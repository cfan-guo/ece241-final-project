==> flow/design.v <==
module TFlipFlop (enable, clk, Q, reset);
	input clk, enable, reset;
	output reg Q;
	always @(posedge clk)
	if (reset) begin  
		if (enable) 
			Q <= !Q;  
	end else  
		Q = 0;  
endmodule 
module RateDivider (clk, pulse, gameOver, reset);
	input clk, reset;  
	output reg pulse;  
	input gameOver;  
	reg [25:0]counter;  
	always@(posedge clk) begin
		if (reset) begin  
			if (~gameOver) begin  
				if (pulse)  
					counter <= 26'b0;  
				else
					counter <= counter + 1'b1;  
				pulse <= (counter == 26'd49999999);  
			end  
		end  
		else  
			pulse <= 1;  
	end  
endmodule
module DisplayCounter(enable, clk, H, gameOver, reset);
	input enable, clk, reset;  
	output [4:0]H;  
	output reg gameOver;
	wire [4:0]W; 
	wire [3:0]A;
	TFlipFlop C0 (enable, clk, W[0], reset);
	assign A[0] = W[0] & enable;
	TFlipFlop C1 (A[0], clk, W[1], reset);
	assign A[1] = W[1] & A[0];
	TFlipFlop C2 (A[1], clk, W[2], reset);
	assign A[2] = W[2] & A[1];
	TFlipFlop C3 (A[2], clk, W[3], reset);
	assign A[3] = W[3] & A[2];
	TFlipFlop C4 (A[3], clk, W[4], reset);
	assign H = W;
	always@(clk) begin
		gameOver = (H == 5'b11110);  
	end 
endmodule
module SSDecoder (Hin, H7, H6);
	input [4:0]Hin;
	output reg [6:0]H7, H6;
	always@ (*)
		case (Hin)
			5'b00000 : begin 
				H6 = 7'b1000000;  
				H7 = 7'b0110000;  
			end 5'b00001 : begin
				H6 = 7'b0011000;  
				H7 = 7'b0100100;  
			end 5'b00010 : begin
				H6 = 7'b0000000;  
				H7 = 7'b0100100;  
			end 5'b00011 : begin
				H6 = 7'b1111000;  
				H7 = 7'b0100100;  
			end 5'b00100 : begin
				H6 = 7'b0000011;  
				H7 = 7'b0100100;  
			end 5'b00101 : begin
				H6 = 7'b0010010;  
				H7 = 7'b0100100;  
			end 5'b00110 : begin
				H6 = 7'b0011001;  
				H7 = 7'b0100100;  
			end 5'b00111 : begin
				H6 = 7'b0110000;  
				H7 = 7'b0100100;  
			end 5'b01000 : begin
				H6 = 7'b0100100;  
				H7 = 7'b0100100;  
			end 5'b01001 : begin
				H6 = 7'b1001111;  
				H7 = 7'b0100100;  
			end 5'b01010 : begin
				H6 = 7'b1000000;  
				H7 = 7'b0100100;  
			end 5'b01011 : begin
				H6 = 7'b0011000;  
				H7 = 7'b1001111;  
			end 5'b01100 : begin
				H6 = 7'b0000000;  
				H7 = 7'b1001111;  
			end 5'b01101 : begin
				H6 = 7'b1111000;  
				H7 = 7'b1001111;  
			end 5'b01110 : begin
				H6 = 7'b0000011;  
				H7 = 7'b1001111;  
			end 5'b01111 : begin
				H6 = 7'b0010010;  
				H7 = 7'b1001111;  
			end 5'b10000 : begin
				H6 = 7'b0011001;  
				H7 = 7'b1001111;  
			end 5'b10001 : begin
				H6 = 7'b0110000;  
				H7 = 7'b1001111;  
			end 5'b10010 : begin
				H6 = 7'b0100100;  
				H7 = 7'b1001111;  
			end 5'b10011 : begin
				H6 = 7'b1001111;  
				H7 = 7'b1001111;  
			end 5'b10100 : begin
				H6 = 7'b1000000;  
				H7 = 7'b1001111;  
			end 5'b10101 : begin
				H6 = 7'b0011000;  
				H7 = 7'b1000000;  
			end 5'b10110 : begin
				H6 = 7'b0000000;  
				H7 = 7'b1000000;  
			end 5'b10111 : begin
				H6 = 7'b1111000;  
				H7 = 7'b1000000;  
			end 5'b11000 : begin
				H6 = 7'b0000011;  
				H7 = 7'b1000000;  
			end 5'b11001 : begin
				H6 = 7'b0010010;  
				H7 = 7'b1000000;  
			end 5'b11010 : begin
				H6 = 7'b0011001;  
				H7 = 7'b1000000;  
			end 5'b11011 : begin
				H6 = 7'b0110000;  
				H7 = 7'b1000000;  
			end 5'b11100 : begin
				H6 = 7'b0100100;  
				H7 = 7'b1000000;  
			end 5'b11101 : begin
				H6 = 7'b1001111;  
				H7 = 7'b1000000;  
			end 5'b11110 : begin
				H6 = 7'b1000000;  
				H7 = 7'b1000000;  
			end
			default: begin
				H6 = 7'b1111111;  
				H7 = 7'b1111111;  
			end
		endcase
endmodule 
module Timer (HEX7, HEX6, HEX5, HEX4, HEX3, HEX2, HEX1, HEX0, CLOCK_50, LEDG, KEY);
	input CLOCK_50;  
	input [1:0]KEY;
	output [6:0]HEX7, HEX6, HEX5, HEX4, HEX3, HEX2, HEX1, HEX0;
	output [8:0]LEDG;
	wire gameOver, pulse;
	wire [4:0]Q;
	RateDivider R0 (CLOCK_50, pulse, gameOver, KEY[0]);
	DisplayCounter D1(pulse, CLOCK_50, Q, gameOver, KEY[0]);  
	SSDecoder S0(Q, HEX7, HEX6);
	assign HEX5 = 7'b1111111;  
	assign HEX4 = 7'b0010010;  
	assign HEX3 = 7'b1000111;  
	assign HEX2 = 7'b0000110;  
	assign HEX1 = 7'b0001110;  
	assign HEX0 = 7'b0000111;  
	assign LEDG[8] = gameOver;  
endmodule
=== Tool chain data of Timer ===
The steps from the RTL of Timer to its reports follow in flow order.
Line numbers count from 1 in the design file above.
Library cell names are shortened.
Not given: -

* Design top: Timer
* Clock input: CLOCK_50
* Cell library: sky130hd
* Timing corner: tt_025C_1v80

=== Elaborated design ===
Source: Yosys, flattened and elaborated, memories not mapped. Widths are those after wreduce. Registers that Yosys merges into a memory's read port (data or address) are not register bits. Print and check cells do not count. Equal cells are merged and count once.
Memory sizes are those after Yosys's memory passes, which may raise the word count (mostly to a power of two), join words into wider ones and drop unused or constant bits.

* Memory bits (read-only): 448
* Output and inout bits: 65
* Memories kept: 1
* Cells after elaboration: 22
* Input bits: 3
* Register bits after elaboration: 32

* $add $sub $neg: 1
* Equality and inequality tests: 2
* Reductions and logical operators: 6
* Bitwise gates (word level): 5

{| class="wikitable"
|+ Memory list
! memory !! depth !! bits a word !! read ports !! write ports !! RTL line !! source
|-
| (no name shown) || 32 || 14 || 1 || 0 || 54 || <nowiki>case (Hin)</nowiki>
|}

{| class="wikitable"
|+ Operator list
! cell !! number
|-
| 26-bit by 1-bit adder with 26-bit output with constant B || 1
|-
| 26-bit equality test with constant B || 1
|-
| 1-bit zero test || 5
|-
| 5-bit equality test with constant B || 1
|-
| 1-bit bitwise AND || 4
|-
| 2-bit AND reduction || 1
|-
| 1-bit NOT || 1
|}

=== Depth ===
Yosys ltp: most cells in a row. Word level: on the elaborated netlist, between registers, memories and ports. Mapped: between sequential cells and ports; inverters and the memories' decode and read muxes count.

* Word-level depth: 4
* ABC_AREA: 0
* Depth in mapped cells: 8
* Mapped depth without buffers: 6

=== Netlist ===
The flow's flattened synthesis, as Yosys stat reports it; memories are mapped. The netlist is that of the ABC_AREA named above (0 if unset); the other value can give another one.

{| class="wikitable"
|+ Cell types
! cell type !! number !! area in all (um^2)
|-
| edfxtp_1 || 26 || 780.749
|-
| buf_4 || 54 || 405.389
|-
| dfxtp_1 || 6 || 120.115
|-
| xor2_1 || 13 || 113.859
|-
| a21oi_1 || 22 || 110.106
|-
| o21ai_0 || 19 || 95.091
|-
| nand2_1 || 25 || 93.84
|-
| ha_1 || 7 || 87.584
|-
| nor2_1 || 22 || 82.579
|-
| nand3_1 || 13 || 65.062
|-
| nand4_4 || 3 || 63.811
|-
| nand4_1 || 8 || 50.048
|-
| xnor2_1 || 5 || 43.792
|-
| and2_1 || 6 || 37.536
|-
| clkbuf_1 || 10 || 37.536
|-
| or3_1 || 6 || 37.536
|-
| and4_1 || 4 || 35.034
|-
| a311oi_1 || 3 || 26.275
|}

Not listed: further types 30, cells in them 56.

* Sequential area: 900.9 um^2
* Standard cells after synthesis: 308
* Flip-flops: 32
* Buffer cells: 69
* Cell area after synthesis: 2682.6 um^2

The figures by module come from a second, unflattened synthesis with its own total; it is not the netlist above.

* Cell total of the unflattened synthesis: 307
* Area total of the unflattened synthesis: 2745.1 um^2

Each row is one instance without its submodules.

{| class="wikitable"
|+ By module
! module !! area (um^2) !! cells !! times used !! sequential area (um^2)
|-
| RateDivider || 1551.5 || 150 || 1 || 800.8
|-
| SSDecoder || 590.6 || 83 || 1 || 0.0
|-
| Timer || 390.4 || 53 || 1 || 0.0
|-
| TFlipFlop || 35.0 || 3 || 5 || 20.0
|-
| DisplayCounter || 37.5 || 6 || 1 || 0.0
|}

=== Timing after synthesis ===
Path of least setup slack by OpenSTA after synthesis, without wires, with an ideal clock, recovery checks aside; 20% of the period is set as input and as output delay. Where synthesis merged equal registers, the netlist keeps one of their names.

* Path type: register -> register
* Start point: register D1.C0.Q
* End point: register R0.counter[0]
* Driving pins on the path: 7
* Data required time: 3538 ps
* Launch time at the first pin: 0 ps
* Path delay: 2688 ps
* Library setup time: 412 ps
* Slack: 1262 ps
* Buffers on the path: 1
* Clock period: 3950 ps
* Arrival time: 2276 ps
* Synthesis period reached: 2688 ps

"path delay" = arrival - input delay + setup time.
"driving pins on the path" counts driving pins, that of a launching flip-flop among them; a cell with two outputs on the path counts twice.
"synthesis period reached" is the clock period less the worst setup slack; recovery checks do not enter. This is arithmetic on one report: input and output delays are still those of the set period (20% each).
Between the ends stands the longest chain of elaborated cells between them, by number of cells; it is not shown to be the way that was timed. Of several equally long chains one is given.
Each line given opens the expression or statement behind the cell; cells for indexed reads and writes are added by Yosys, which also makes memories of some case tables.

* Cells stage by stage: dfxtp_1 > clkbuf_1 > inv_1 > ha_1 > inv_1 > nor3_1 > nor2b_1
* Cells in the longest elaborated chain: 3
* Elaborated cells on any way between the ends: 3
* Source lines of those cells: 1
* Those cells by class: eq/ne: 1; logic: 1; reduce/logical: 1

{| class="wikitable"
|+ Ends and longest elaborated chain, after synthesis
! element !! RTL line !! source
|-
| start: declaration || 3 || <nowiki>output reg Q;</nowiki>
|-
| start: assignment || 7 || <nowiki>Q <= !Q;</nowiki>
|-
| start: assignment || 9 || <nowiki>Q = 0;</nowiki>
|-
| 5-bit equality test || 47 || <nowiki>gameOver = (H == 5'b11110);</nowiki>
|-
| 1-bit NOT || - ||
|-
| 2-bit AND reduction || - ||
|-
| end: assignment || 20 || <nowiki>counter <= 26'b0;</nowiki>
|-
| end: assignment || 22 || <nowiki>counter <= counter + 1'b1;</nowiki>
|-
| end: declaration || 15 || <nowiki>reg [25:0]counter;</nowiki>
|}

=== Timing after layout ===
Path of least setup slack in the final report of run 1 (OpenROAD, finished layout, wires in). Where an end is a register, its clock arrival counts in the times.
The path's times are printed in steps of 10 ps; the period is the one set.

* Path type: register -> output
* Start point: register D1.C0.Q
* End point: output port HEX6[6]
* Clock period: 3330 ps
* Data required time: 2660 ps
* Arrival time: 2460 ps
* Buffers on the path: 1
* Slack: 200 ps
* Launch time at the first pin: 280 ps
* Output delay: 670 ps
* Driving pins on the path: 8

Between the ends stands the longest chain of elaborated cells between them, by number of cells; it is not shown to be the way that was timed. Of several equally long chains one is given.
The chain passes a memory read, where the word-level depth is cut; so it can be longer than that depth.

* Cells stage by stage: dfxtp_1 > inv_1 > ha_1 > nor2_1 > nand3b_1 > o21ai_0 > a21oi_1 > clkdlybuf4s50_1
* Cells in the longest elaborated chain: 1
* Elaborated cells on any way between the ends: 1
* Source lines of those cells: 1
* Those cells by class: memory: 1

{| class="wikitable"
|+ Ends and longest elaborated chain, post-layout
! element !! RTL line !! source
|-
| start: declaration || 3 || <nowiki>output reg Q;</nowiki>
|-
| start: assignment || 7 || <nowiki>Q <= !Q;</nowiki>
|-
| start: assignment || 9 || <nowiki>Q = 0;</nowiki>
|-
| memory 32 x 14 bit || 54 || <nowiki>case (Hin)</nowiki>
|-
| end: declaration || 158 || <nowiki>output [6:0]HEX7, HEX6, HEX5, HEX4, HEX3, HEX2, HEX1, HEX0;</nowiki>
|}

Subject: flow runs of Timer

Hi,

Design Timer on sky130hd. What follows are 2 stored runs of the flow, each under its own settings; their order means nothing. The constraints put input and output delay at 20% of the set period each and load the outputs with 0.01 pF.
"achieved clock period": clock period set for the run, less the worst setup slack. It is reckoned from that one timing run; input and output delays stay at 20% of the period that was set.
"worst setup path time" = time allowed to the worst setup path (clock period - input delay - output delay, where it has them) - its slack; a late launch clock adds to it, a late capture clock takes from it.
"worst setup path time" is given in steps of 10 ps.

Run 1
==> flow/run.sh <==
#!/bin/bash
# the make line also repeats the synthesis and layout settings of config.mk as NAME=value (left out here)
make -C /OpenROAD-flow-scripts/flow DESIGN_CONFIG=/design/flow/config.mk WORK_HOME=/design/flow/orfs CLKGATE_MAP_FILE= finish
==> flow/config.mk <==
export PLATFORM = sky130hd
export DESIGN_NAME = Timer
export DESIGN_NICKNAME = Timer
export VERILOG_FILES = /design/flow/design.v
export SDC_FILE = /design/flow/constraint.sdc
export NUM_CORES = 4
export LEC_CHECK = 0
export CAP_MARGIN = 40
export CELL_PAD_IN_SITES_GLOBAL_PLACEMENT = 0
export CORE_MARGIN = 3
export CORE_UTILIZATION = 72
export CTS_CLUSTER_DIAMETER = 141
export CTS_CLUSTER_SIZE = 26
export PLACE_DENSITY_LB_ADDON = 0.2
export SETUP_SLACK_MARGIN = -0.2
export SLEW_MARGIN = 20
==> flow/constraint.sdc <==
create_clock -name core_clock -period 3.33 [get_ports {CLOCK_50}]
set_input_delay 0.6660 -clock core_clock [delete_from_list [all_inputs] [get_ports {CLOCK_50}]]
set_output_delay 0.6660 -clock core_clock [all_outputs]
set_load 0.01 [all_outputs]

==> results of run 1 <==
chip area after synthesis (Yosys): 2682.6 um^2
die area: 4494.4 um^2
utilization: 80.2 %
worst setup slack after layout: 203 ps
total negative slack: 0 ps
worst hold slack: 656 ps
achieved clock period: 3127 ps
worst setup path time: 2460 ps
worst setup path kind: register -> output

Run 2
==> flow/run.sh <==
#!/bin/bash
# the make line also repeats the synthesis and layout settings of config.mk as NAME=value (left out here)
make -C /OpenROAD-flow-scripts/flow DESIGN_CONFIG=/design/flow/config.mk WORK_HOME=/design/flow/orfs CLKGATE_MAP_FILE= finish
==> flow/config.mk <==
export PLATFORM = sky130hd
export DESIGN_NAME = Timer
export DESIGN_NICKNAME = Timer
export VERILOG_FILES = /design/flow/design.v
export SDC_FILE = /design/flow/constraint.sdc
export NUM_CORES = 4
export LEC_CHECK = 0
export CAP_MARGIN = 20
export CORE_ASPECT_RATIO = 1.71
export CORE_MARGIN = 2
export CORE_UTILIZATION = 71
export CTS_CLUSTER_SIZE = 34
export GPL_ROUTABILITY_DRIVEN = 0
export HOLD_SLACK_MARGIN = -0.02
export PLACE_DENSITY_LB_ADDON = 0.11
export SETUP_SLACK_MARGIN = -0.16
export SLEW_MARGIN = 20
export TNS_END_PERCENT = 25
==> flow/constraint.sdc <==
create_clock -name core_clock -period 2.32 [get_ports {CLOCK_50}]
set_input_delay 0.4640 -clock core_clock [delete_from_list [all_inputs] [get_ports {CLOCK_50}]]
set_output_delay 0.4640 -clock core_clock [all_outputs]
set_load 0.01 [all_outputs]

==> results of run 2 <==
chip area after synthesis (Yosys): 2682.6 um^2
die area: 4303.8 um^2
utilization: 78.4 %
worst setup slack after layout: -80 ps
total negative slack: -152 ps
worst hold slack: 678 ps
achieved clock period: 2400 ps
worst setup path time: 1940 ps
worst setup path kind: register -> output

Regards
